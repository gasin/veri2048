==> flow/design.v <==
module mainvga(red,green,blue,vsync,hsync,vnotactive,rin,gin,bin,col,row,CLK,RST);
	input CLK;
	input RST;
	input  rin;
	input  gin;
	input  bin;
	output red;
	output green;
	output blue;
	output vsync;
	output hsync;
	output vnotactive;
	output [9:0] col;
	output [9:0] row;
	reg red;
	reg green;
	reg blue;
	reg vsync;
	reg hsync;
	wire hsync0;
	wire vsync0;				 	
	wire [10:0] col0;
	wire [9:0]  row0;
	wire hstart0;
	wire vstart0;
	wire active0;
	wire vnotactive0;
	assign vnotactive = vnotactive0;
	assign col = col0[9:0];
	assign row = row0;
	sync sync0(hsync0,vsync0,col0,row0,active0,vnotactive0,hstart0,vstart0,CLK,RST); 
	always @(posedge CLK or negedge RST) begin
		if(!RST) begin
			red   <= 0;
			green <= 0;
			blue  <= 0;
		end 
		else begin
			hsync <= hsync0;
    		vsync <= vsync0;
			if(active0) begin
				red <= rin;
				green <= gin;
				blue <= bin;
			end else begin
				red <= 0;
				green <= 0;
				blue <= 0;
			end
		end
	end
endmodule
module sync(hsync,vsync,col,row,active,vnotactive,hstart,vstart,CLK,RST);
	input CLK,RST;
	output hsync,vsync;
	reg	[13:0] hclock;
	reg [12:0] vclock;
	output [10:0] col;
	output [9:0]  row;
	output active;
	output vnotactive;
	output hstart;
	output vstart;
	assign hsync  = hclock[11];
	assign vsync  = vclock[10];
	assign active = hclock[12] & vclock[11];
	assign vnotactive = !vclock[11];
	assign col    = hclock[10:0];
	assign row    = vclock[9:0];
	assign   hstart = ( hclock == {3'b101, 11'd87} );
	assign   vstart = ( vclock == {3'b101, 10'd23} );
	always @(posedge CLK)
	begin
		if(!RST)
		begin
			hclock <= 0;
		end  
		else
		begin
			casex(hclock)
				{3'bxx0,11'd127 } : hclock <= {3'b101,11'b0};
				{3'b101,11'd87  } : hclock <= {3'b011,11'b0};
				{3'bx11,11'd799} : hclock <= {3'b001,11'b0};
				{3'b001,11'd39 } : hclock <= {3'b100,11'b0};
				default:
					hclock <= {hclock[13:11],hclock[10:0] + 11'b1};
			endcase
		end
	end
	always @(posedge CLK)
	begin
		if(!RST)
		begin
			vclock <= 0;
		end  
		else if(hstart)
		begin
			casex(vclock)
				{3'bxx0,10'd2 } : vclock <= {3'b101,10'b0};
				{3'b101,10'd23  } : vclock <= {3'b011,10'b0};
				{3'bx11,10'd599} : vclock <= {3'b001,10'b0};
				{3'b001,10'd0 } : vclock <= {3'b100,10'b0};
				default:
					vclock <= {vclock[12:10],vclock[9:0] + 10'b1};
			endcase
		end
	end
endmodule
### Tool chain data of mainvga

What the tools print for mainvga, step after step.
Line numbers count from 1 in the design file above.
Operators: Yosys type, input widths -> output width; for muxes data width and select width s.
Library cell names are shortened.
The mark - stands for no value.

| design | value |
|---|---|
| top module | mainvga |
| clock | CLK |
| cell library | sky130hd |
| corner | tt_025C_1v80 |

### Elaborated design

Counts by Yosys on the flattened word-level netlist (proc, flatten, opt, wreduce; memories kept). Register bits leave out memories and registers merged into their read ports (data or address). Print and check cells are left out. Cells with the same type and inputs are merged into one.

| word-level totals | value |
|---|---|
| register bits after elaboration | 32 |
| bits of input ports | 5 |
| output and inout port bits | 26 |

| operators by class | value |
|---|---|
| $add $sub $neg | 2 |
| equal/unequal tests | 8 |
| muxes and demuxes | 5 |
| bitwise operators | 1 |
| reduce/logical cells | 4 |

Operators by type and width:

| kind | count |
|---|---|
| $pmux 14 s4 | 1 |
| $pmux 13 s4 | 1 |
| $eq 13x13->1 const B | 2 |
| $eq 14x12->1 const B | 1 |
| $eq 14x14->1 const B | 1 |
| $eq 13x11->1 const B | 1 |
| $eq 12x12->1 const B | 1 |
| $eq 12x7->1 const B | 1 |
| $add 11x1->11 const B | 1 |
| $eq 11x2->1 const B | 1 |
| $add 10x1->10 const B | 1 |
| $reduce_bool 4->1 | 2 |
| $mux 1 | 3 |
| $reduce_and 2->1 | 1 |
| $and 1x1->1 | 1 |
| $logic_not 1->1 | 1 |

### Longest topological paths

Yosys ltp: most cells in a row. Word level: on the elaborated netlist, between registers, memories and ports. Mapped: between sequential cells and ports; inverters and the memories' decode and read muxes count.

| depth | value |
|---|---|
| word-level depth | 3 |
| ABC_AREA | 0 |
| gate-level depth with buffers | 7 |

### Synthesis result

The flow's flattened synthesis, as Yosys stat reports it; memories are mapped. The netlist is that of the ABC_AREA named above (0 if unset); the other value can give another one.
Totals and module areas in this step are rounded.

Cells by type:

| type | count |
|---|---|
| dfxtp_1 | 27 |
| buf_4 | 20 |
| dfrtp_1 | 3 |
| nand3_1 | 13 |
| edfxtp_1 | 2 |
| and3_1 | 9 |
| nor2_2 | 9 |
| nand2_1 | 14 |
| xor2_1 | 6 |
| ha_1 | 4 |
| o211ai_1 | 6 |
| and4_1 | 5 |
| nand4_1 | 7 |
| xnor2_1 | 4 |
| inv_1 | 8 |
| o31ai_1 | 4 |
| nor4bb_4 | 1 |
| nor4b_4 | 1 |

Other cell types: 30; their cells: 46.

| mapped netlist | value |
|---|---|
| cell count | 189 |
| mapped area | 1,780 um^2 |
| area of sequential cells | 676 um^2 |
| flip-flops | 32 |

By module: a second synthesis without flattening, with its own total; a netlist apart from the flattened one above.

| unflattened totals | value |
|---|---|
| cell total of the unflattened synthesis | 192 |
| area (unflattened synthesis) | 1,710 um^2 |

Rows give one instance, submodules left out.

Modules:

| module | instances | cells | area (um^2) | seq. area (um^2) |
|---|---|---|---|---|
| sync | 1 | 184 | 1,560 | 541 |
| mainvga | 1 | 8 | 154 | 135 |

### Worst setup path after synthesis

Source: OpenSTA report_checks on the synthesized netlist (no wires, ideal clock, input and output delay 20% of the period each), path of least setup slack; recovery checks are left aside. Register names are those of the netlist, which keeps one name where synthesis merged equal registers.

| timing path post-synthesis | value |
|---|---|
| path type | reg2reg |
| start point | register sync0.hclock[0] |
| end point | register sync0.hclock[10] |
| period | 3.37 ns |
| library setup time | 0.062 ns |
| data arrival time | 1.715 ns |
| data required time | 3.308 ns |
| setup slack | 1.593 ns |
| path delay | 1.777 ns |
| stages on the path | 8 |
| period reached after synthesis | 1.777 ns |

"path delay" is the arrival time less input delay plus setup time.
"stages on the path": output pins that drive a net of the path, with the launching flip-flop's if there is one; two outputs of one cell count as two.
"period reached after synthesis" is the clock period less the worst setup slack; recovery checks do not enter. This is arithmetic on one report: input and output delays are still those of the set period (20% each).
The rows between start and end are the longest chain of elaborated cells between them; the timing report does not say that the signal goes this way. Where chains are equally long, one stands for them.
A line is the first line of the expression or statement that the cell stems from. Yosys adds cells for indexed reads and writes and turns some case tables into memories.
A register here has more assigning lines than the two given.

| between the ends, post-synthesis | value |
|---|---|
| cells stage by stage | dfxtp_1 -> ha_1 -> nor4bb_4 -> and4_4 -> a31oi_2 -> or3b_1 -> buf_6 -> nor2_2 |
| length of the longest elaborated chain | 2 |
| elaborated cells on any way between the ends | 6 |
| classes of those cells | add/sub (1); eq/ne (4); mux (1) |

RTL lines, path post-synthesis:

| element | RTL line | RTL |
|---|---|---|
| from (decl) | 56 | `reg [13:0] hclock;` |
| from (assign) | 81 | `{3'bxx0,11'd127 } : hclock <= {3'b101,11'b0};` |
| from (assign) | 82 | `{3'b101,11'd87 } : hclock <= {3'b011,11'b0};` |
| $add 11x1->11 | 86 | `hclock <= {hclock[13:11],hclock[10:0] + 11'b1};` |
| $pmux 14 s4 | 80 | `casex(hclock)` |
| to (assign) | 81 |  |
| to (assign) | 82 |  |
| to (decl) | 56 |  |

### Worst path after layout

From the final timing report of run A: the path of least setup slack in the routed layout; clock arrival at registers is part of the times.

| timing path after layout | value |
|---|---|
| path type | reg2reg |
| start point | register sync0.hclock[0] |
| end point | register sync0.hclock[2] |
| period | 3.26 ns |
| library setup time | 0.13 ns |
| data arrival time | 2.37 ns |
| data required time | 3.40 ns |
| setup slack | 1.04 ns |
| stages on the path | 7 |

The rows between start and end are the longest chain of elaborated cells between them; the timing report does not say that the signal goes this way. Where chains are equally long, one stands for them.
A register here has more assigning lines than the two given.

| between the ends, after layout | value |
|---|---|
| cells stage by stage | dfxtp_1 -> ha_1 -> and4_1 -> nand4_1 -> o41ai_2 -> or3b_1 -> nor2_1 |
| length of the longest elaborated chain | 2 |
| elaborated cells on any way between the ends | 6 |
| classes of those cells | add/sub (1); eq/ne (4); mux (1) |

RTL lines, path after layout:

| element | RTL line | RTL |
|---|---|---|
| from (decl) | 56 | `reg [13:0] hclock;` |
| from (assign) | 81 | `{3'bxx0,11'd127 } : hclock <= {3'b101,11'b0};` |
| from (assign) | 82 | `{3'b101,11'd87 } : hclock <= {3'b011,11'b0};` |
| $add 11x1->11 | 86 | `hclock <= {hclock[13:11],hclock[10:0] + 11'b1};` |
| $pmux 14 s4 | 80 | `casex(hclock)` |
| to (assign) | 81 |  |
| to (assign) | 82 |  |
| to (decl) | 56 |  |

==> runs of mainvga <==
Record of 2 stored runs of the RTL-to-layout flow on mainvga, platform sky130hd. The runs are unordered. Constraints: input delay and output delay 20% of the set period each, output load 0.01 pF.
By "period reached" is meant the clock period of the run minus its worst setup slack. This is arithmetic on one report: input and output delays are still those of the set period (20% each).
"critical path time" means the part of the period allowed to the worst setup path (the constraints hold back 20% at inputs and 20% at outputs) less its slack; where the path has registers, the arrival times of their clocks count too.
"total power after layout" is the tool's figure for a default switching activity; nothing was simulated.
Measured values are rounded.
A setting shown as . is not set for that run.

| run | period_ns | CAP_MARGIN | CORE_MARGIN | CORE_UTILIZATION | SLEW_MARGIN | SETUP_SLACK_MARGIN | PLACE_DENSITY_LB_ADDON | CORE_ASPECT_RATIO | TNS_END_PERCENT | post-synthesis cell area (um^2) | setup slack of the worst path (ns) | sum of negative setup slack (ns) | total power after layout (mW) | final utilization (%) | critical path time (ns) | kind of the worst setup path | period reached (ns) | die size (um^2) | area of the standard cells in the finished layout (um^2) |
|---|---|---|---|---|---|---|---|---|---|---|---|---|---|---|---|---|---|---|---|
| run A | 3.26 | 20 | 2 | 40 | 20 | . | . | . | . | 1,780 | 1.04 | 0.000 | 0.726 | 47.3 | 2.22 | reg2reg | 2.224 | 5,010 | 2,040 |
| run B | 1.39 | 40 | 2 | 21 | 20 | 0.21 | 0.23 | 1.43 | 5 | 1,780 | -0.321 | -6.43 | 2.41 | 33.8 | 1.71 | reg2reg | 1.711 | 9,260 | 2,810 |
